==> flow/design.v <==
module vertical_counter(
	input logic clk_25MHz, 
	input logic [15:0] counterX,
	output logic [15:0] V_Count_Value);
	always@(posedge clk_25MHz) begin
		if (counterX == 799) begin
			if (V_Count_Value < 525) 
				V_Count_Value <= V_Count_Value +1;
			else V_Count_Value <= 0; 
		end
	end
endmodule	
Step by step through the tools: vertical_counter:

Tool output for the design above, in the order of the flow.
Lines are those of the file above, counted from 1.
Library cell names are shortened.
The mark - stands for no value.

* top module: vertical_counter
* clock port: clk_25MHz
* cell library: sky130hd
* timing corner: tt_025C_1v80

Elaborated design:

Yosys after proc, flatten, opt, wreduce and memory -nomap, before mapping. Enables and synchronous resets that opt folds into registers are not counted as muxes. Memory bits, and registers merged into a memory's read port (data or address), are not among the register bits. Print and check cells are not counted. Equal cells are merged and count once.

* equal/unequal tests: 1
* order comparisons: 1
* add/sub/neg operators: 1

Operators with widths (number)
* 16-bit by 1-bit adder with 16-bit output with constant B: 1
* 16-bit by 10-bit < comparator with 1-bit output with constant B: 1
* 16-bit by 10-bit equality test with 1-bit output with constant B: 1

* register bits after elaboration: 16
* input bits: 17
* cells after elaboration: 4

Logic depth:

Longest topological path by Yosys (ltp), each cell counted once; first at word level (registers and memories cut), then after technology mapping (sequential cells cut; the memories' decode and read muxes count).

* word-level depth: 1
* ABC_AREA: 0
* gate-level depth with buffers: 6

Synthesis result:

Source: synth_stat.txt of the flow (Yosys; design flattened, memories mapped). It holds for the ABC_AREA given above (unset counts as 0); a run with the other value may have another netlist.

* area of sequential cells: 480.5 µm²
* cells in the netlist: 67
* synthesis area: 854.6 µm²
* flip-flop cells: 16

Cells by type (number)
* edfxtp_1: 16
* a211oi_2: 5
* nor3_2: 3
* ha_1: 2
* nand3_1: 4
* o21ai_0: 4
* nand4_1: 3
* or3_1: 3
* xor2_1: 2
* nand2_1: 4
* or4_1: 2
* nor3b_2: 1
* nor4_1: 2
* buf_6: 1
* nand4bb_1: 1
* nor3_1: 2
* and3b_1: 1
* nand4b_1: 1

Not listed: further types 8, cells in them 10.

Timing after synthesis:

Source: OpenSTA report_checks on the synthesized netlist (no wires, ideal clock, input and output delay 20% of the period each), path of least setup slack; recovery checks are left aside. Register names are those of the netlist, which keeps one name where synthesis merged equal registers.

* kind: in2reg
* start point: input port counterX[10]
* end point: register V_Count_Value[0]
* clock period: 2.98 ns
* path delay: 1.963 ns
* time at the first pin: 0.596 ns
* library setup time: 0.409 ns
* stages on the path: 3
* arrival: 2.150 ns
* path slack: 0.421 ns
* data required time: 2.571 ns
* synthesis period reached: 2.559 ns

"path delay" = arrival - input delay + setup time.
"stages on the path" counts driving pins, that of a launching flip-flop among them; a cell with two outputs on the path counts twice.
"synthesis period reached" = period - worst setup slack (recovery checks aside). The figure is calculated, with input and output delays left at 20% of the set period.
The rows between start and end are the longest chain of elaborated cells between them; the timing report does not say that the signal goes this way. Where chains are equally long, one stands for them.
A line is the first line of the expression or statement that the cell stems from. Yosys adds cells for indexed reads and writes and turns some case tables into memories.

* cells stage by stage: nor4_1 nand4_1 nor3_1
* cells in the longest elaborated chain: 1
* elaborated cells on any way between the ends: 1
* RTL lines with such cells: 1
* classes of those cells: eq/ne (1)

Ends and longest elaborated chain, post-synthesis
* start: declaration: line 3 `input logic [15:0] counterX,`
* 16-bit by 10-bit equality test with 1-bit output: line 6 `if (counterX == 799) begin`
* end: assignment: line 8 `V_Count_Value <= V_Count_Value +1;`
* end: assignment: line 9 `else V_Count_Value <= 0;`
* end: declaration: line 4 `output logic [15:0] V_Count_Value);`

Path in the finished layout:

From the final timing report of flow run 1: the path of least setup slack in the routed layout; clock arrival at registers is part of the times.

* kind: reg2out
* start point: register V_Count_Value[2]
* end point: output port V_Count_Value[2]
* data required time: 3.11 ns
* output delay: 0.78 ns
* time at the first pin: 0.24 ns
* path slack: 1.75 ns
* arrival: 1.36 ns
* clock period: 3.89 ns
* stages on the path: 2

* cells stage by stage: edfxtp_1 clkdlybuf4s50_1
* cells in the longest elaborated chain: 0
* elaborated cells on any way between the ends: 0
* RTL lines with such cells: 0

Ends and longest elaborated chain, after layout
* start: declaration: line 4 `output logic [15:0] V_Count_Value);`
* start: assignment: line 8 `V_Count_Value <= V_Count_Value +1;`
* start: assignment: line 9 `else V_Count_Value <= 0;`
* end: declaration: line 4

## Implementation results

2 stored runs of vertical_counter in the flow (synthesis by Yosys, layout by OpenROAD, sky130hd cells), in arbitrary order. Constraints: input delay and output delay 20% of the set period each, output load 0.01 pF.
By "clock period achieved" is meant the clock period of the run minus its worst setup slack. This is arithmetic on one report: input and output delays are still those of the set period (20% each).
By "time on the worst setup path" is meant the share of the clock period that the worst setup path is allowed (20% is reserved at inputs, 20% at outputs), minus its slack. Clock arrival times at its registers enter into it.
"total power after layout": no workload was simulated; the value follows from the tool's default switching activity.

### Flow run 1

Settings: `period_ns=3.89`, `CORE_UTILIZATION=15`, `PLACE_DENSITY_LB_ADDON=0.28`, `CORE_MARGIN=5`, `CELL_PAD_IN_SITES_GLOBAL_PLACEMENT=2`, `CELL_PAD_IN_SITES_DETAIL_PLACEMENT=2`, `GPL_ROUTABILITY_DRIVEN=0`, `CAP_MARGIN=40`, `MIN_ROUTING_LAYER=met1`, `SLEW_MARGIN=20`

- Total power after layout: 328.8 uW
- Time on the worst setup path: 1.36 ns
- Type of the worst setup path: reg2out
- Netlist area reported by Yosys: 854.6 µm²
- Total negative setup slack: 0.000 ns
- Clock period achieved: 2.138 ns
- Die area: 7,306.8 µm²
- Standard-cell area after layout: 1,321.3 µm²
- Utilization in the final report: 24.0%
- Setup slack of the worst path: 1.752 ns
- Worst hold slack after layout: 0.721 ns

### Flow run 2

Settings: `period_ns=4.17`, `CORE_UTILIZATION=62`, `PLACE_DENSITY_LB_ADDON=0.19`, `CORE_ASPECT_RATIO=0.92`, `CORE_MARGIN=2`, `TNS_END_PERCENT=45`, `GPL_TIMING_DRIVEN=0`, `GPL_ROUTABILITY_DRIVEN=0`, `CTS_CLUSTER_DIAMETER=283`, `SLEW_MARGIN=40`, `MAX_ROUTING_LAYER=met4`, `CAP_MARGIN=20`

Did not finish, placement stopped with FLW-0024.
