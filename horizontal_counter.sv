==> flow/design.v <==
module horizontal_counter(
	input logic clk_25MHz, 
	output logic enable_V_Counter,
	output logic [15:0] H_Count_Value);
	always@(posedge clk_25MHz) begin
		if (H_Count_Value < 799) begin
			H_Count_Value <= H_Count_Value +1;
			enable_V_Counter <= 0;
		end
		else begin
			H_Count_Value <= 0; 
			enable_V_Counter <= 1;
		end
	end
endmodule
## From RTL to reports: horizontal_counter

The steps from the RTL of horizontal_counter to its reports follow in flow order.
Line numbers count from 1 in the design file above.
Operators carry their Yosys type and port widths (W data, S select, Z words).
Library cell names are shortened.
A cell with n/a has no value.

| set-up | value |
|---|---|
| top | horizontal_counter |
| clock port | clk_25MHz |
| standard-cell library | sky130hd |
| timing corner | tt_025C_1v80 |

## Elaborated design

Source: Yosys, flattened and elaborated, memories not mapped. Widths are those after wreduce; folded enables and synchronous resets count as part of the registers. Registers that Yosys merges into a memory's read port (data or address) are not register bits. Print and check cells do not count. Equal cells are merged and count once.

| storage and ports | value |
|---|---|
| register bits | 17 |
| latch bits | 0 |
| memory bits (writable) | 0 |
| ROM bits | 0 |
| word width x clocked read ports | 0 |
| memory cells | 0 |
| input port bits | 1 |
| output and inout port bits | 17 |
| elaborated cells | 5 |

| cells by class | value |
|---|---|
| add/subtract/negate cells | 1 |
| $mul | 0 |
| divide/modulo/power cells | 0 |
| $lt $le $gt $ge | 1 |
| equal/unequal tests | 0 |
| shift-type cells | 0 |
| mux-type cells | 1 |
| bitwise gates (word level) | 0 |
| reductions and logical operators | 0 |

Operator list:

| kind | number |
|---|---|
| $add A16 B1 Y16 const B | 1 |
| $lt A16 B10 Y1 const B | 1 |
| $mux W1 | 1 |

## Depth

Longest topological path by Yosys (ltp), each cell counted once; first at word level (registers and memories cut), then after technology mapping (sequential cells cut; the memories' decode and read muxes count).

| depth | value |
|---|---|
| word-level depth | 2 |
| ABC_AREA | 1 |
| depth in mapped cells | 9 |
| depth with buffers taken out | 8 |

## Netlist

Yosys stat after the flow's synthesis: flattened, memories mapped to cells. It holds for the ABC_AREA given above (unset counts as 0); a run with the other value may have another netlist.

Cells by type:

| cell type | number | area in all (µm²) |
|---|---|---|
| dfxtp_1 | 17 | 340.326 |
| nand2_1 | 20 | 75.072 |
| nor2_1 | 20 | 75.072 |
| inv_1 | 15 | 56.304 |
| nand3_1 | 5 | 25.024 |
| xnor2_1 | 2 | 17.517 |
| ha_1 | 1 | 12.512 |
| nand2_2 | 2 | 12.512 |
| nor2_2 | 2 | 12.512 |
| buf_6 | 1 | 11.261 |
| xor2_1 | 1 | 8.758 |
| nand3b_1 | 1 | 7.507 |
| nor3_1 | 1 | 5.005 |
| conb_1 | 1 | 3.754 |

| mapped netlist | value |
|---|---|
| cell count | 89 |
| chip area (Yosys) | 0.0006631 mm² |
| sequential part of the area | 0.0003403 mm² |
| flip-flop cells | 17 |
| buffers | 1 |

## Worst setup path after synthesis

OpenSTA on the mapped netlist: ideal clock, no wires. The path of least setup slack (recovery checks aside). Input and output delay are each 20% of the period. Register names are those of the netlist, which keeps one name where synthesis merged equal registers.

| timing path after synthesis | value |
|---|---|
| path type | register to register |
| start | register H_Count_Value[0] |
| end | register H_Count_Value[0] |
| clock period | 1650 ps |
| setup time | 122 ps |
| time at the first pin | 0 ps |
| data arrival time | 1123 ps |
| data required time | 1528 ps |
| setup slack | 405 ps |
| delay of the path | 1245 ps |
| driving pins on the path | 10 |
| path buffers | 1 |
| synthesis period reached | 1245 ps |

"delay of the path" is the arrival time less input delay plus setup time.
"driving pins on the path": output pins that drive a net of the path, with the launching flip-flop's if there is one; two outputs of one cell count as two.
"synthesis period reached" = period - worst setup slack (recovery checks aside). The figure is calculated, with input and output delays left at 20% of the set period.
The rows between start and end are the longest chain of elaborated cells between them; the timing report does not say that the signal goes this way. Where chains are equally long, one stands for them.
Each line given opens the expression or statement behind the cell; cells for indexed reads and writes are added by Yosys, which also makes memories of some case tables.

| on the way, after synthesis | value |
|---|---|
| cells stage by stage | dfxtp_1 -> ha_1 -> nand2_2 -> inv_1 -> nand2_1 -> nand2_1 -> nand2_1 -> nand2_1 -> buf_6 -> nor2_1 |
| length of the longest elaborated chain | 1 |
| elaborated cells between the ends (all ways) | 2 |
| RTL lines with such cells | 2 |
| classes of those cells | add/sub: 1; compare: 1 |

RTL lines, path after synthesis:

| element | RTL line | source |
|---|---|---|
| start: declaration | 4 | `output logic [15:0] H_Count_Value);` |
| start: assignment | 7 | `H_Count_Value <= H_Count_Value +1;` |
| start: assignment | 11 | `H_Count_Value <= 0;` |
| $add A16 B1 Y16 | 7 |  |
| end: assignment | 7 |  |
| end: assignment | 11 |  |
| end: declaration | 4 |  |

## Timing after layout

From the final timing report of stored run 1: the path of least setup slack in the routed layout; clock arrival at registers is part of the times.
The path's times are printed in steps of 10 ps; the period is the one set.

| timing path post-layout | value |
|---|---|
| path type | register to output |
| start | register H_Count_Value[5] |
| end | output port H_Count_Value[5] |
| clock period | 2600 ps |
| external output delay | 520 ps |
| time at the first pin | 250 ps |
| data arrival time | 1280 ps |
| data required time | 2080 ps |
| setup slack | 800 ps |
| driving pins on the path | 2 |
| path buffers | 1 |

| on the way, post-layout | value |
|---|---|
| cells stage by stage | dfxtp_1 -> clkdlybuf4s50_1 |
| length of the longest elaborated chain | 0 |
| elaborated cells between the ends (all ways) | 0 |
| RTL lines with such cells | 0 |

RTL lines, path post-layout:

| element | RTL line | source |
|---|---|---|
| start: declaration | 4 | `output logic [15:0] H_Count_Value);` |
| start: assignment | 7 | `H_Count_Value <= H_Count_Value +1;` |
| start: assignment | 11 | `H_Count_Value <= 0;` |
| end: declaration | 4 |  |

Below are 2 stored runs of the flow (Yosys, OpenROAD; platform sky130hd) on horizontal_counter, each with its settings and what was measured, unordered. Constraints: input delay and output delay 20% of the set period each, output load 0.01 pF.
"achieved period" is the run's clock period less its worst setup slack. It is reckoned from that one timing run; input and output delays stay at 20% of the period that was set.
By "critical path time" is meant the share of the clock period that the worst setup path is allowed (20% is reserved at inputs, 20% at outputs), minus its slack. Clock arrival times at its registers enter into it.
"power": no workload was simulated; the value follows from the tool's default switching activity.
"critical path time" is known to 10 ps.

#### Stored run 1

| setting | value |
|---|---|
| period_ns | `2.6` |
| CORE_UTILIZATION | `16` |
| PLACE_DENSITY | `0.5` |
| CORE_ASPECT_RATIO | `0.6` |
| CORE_MARGIN | `2` |
| TNS_END_PERCENT | `60` |
| ABC_AREA | `1` |
| GPL_TIMING_DRIVEN | `1` |
| CTS_CLUSTER_SIZE | `94` |
| MIN_ROUTING_LAYER | `met1` |
| CAP_MARGIN | `20` |
| SLEW_MARGIN | `20` |

| result | value |
|---|---|
| mapped cell area after synthesis | 0.0006631 mm² |
| die outline area | 0.0046922 mm² |
| area of the standard cells in the finished layout | 0.0009497 mm² |
| utilization of the finished layout | 23.4% |
| setup slack of the critical path | 804 ps |
| summed negative setup slack | 0 ps |
| worst hold slack | 492 ps |
| power | 0.4822 mW |
| achieved period | 1796 ps |
| critical path time | 1280 ps |
| critical path type | register to output |

#### Stored run 2

| setting | value |
|---|---|
| period_ns | `1.93` |
| CAP_MARGIN | `20` |
| CORE_MARGIN | `2` |
| CORE_UTILIZATION | `40` |
| SLEW_MARGIN | `20` |

| result | value |
|---|---|
| mapped cell area after synthesis | 0.0006068 mm² |
| die outline area | 0.0018447 mm² |
| area of the standard cells in the finished layout | 0.0008496 mm² |
| utilization of the finished layout | 57.7% |
| setup slack of the critical path | 221 ps |
| summed negative setup slack | 0 ps |
| worst hold slack | 492 ps |
| power | 0.5677 mW |
| achieved period | 1709 ps |
| critical path time | 1320 ps |
| critical path type | register to output |
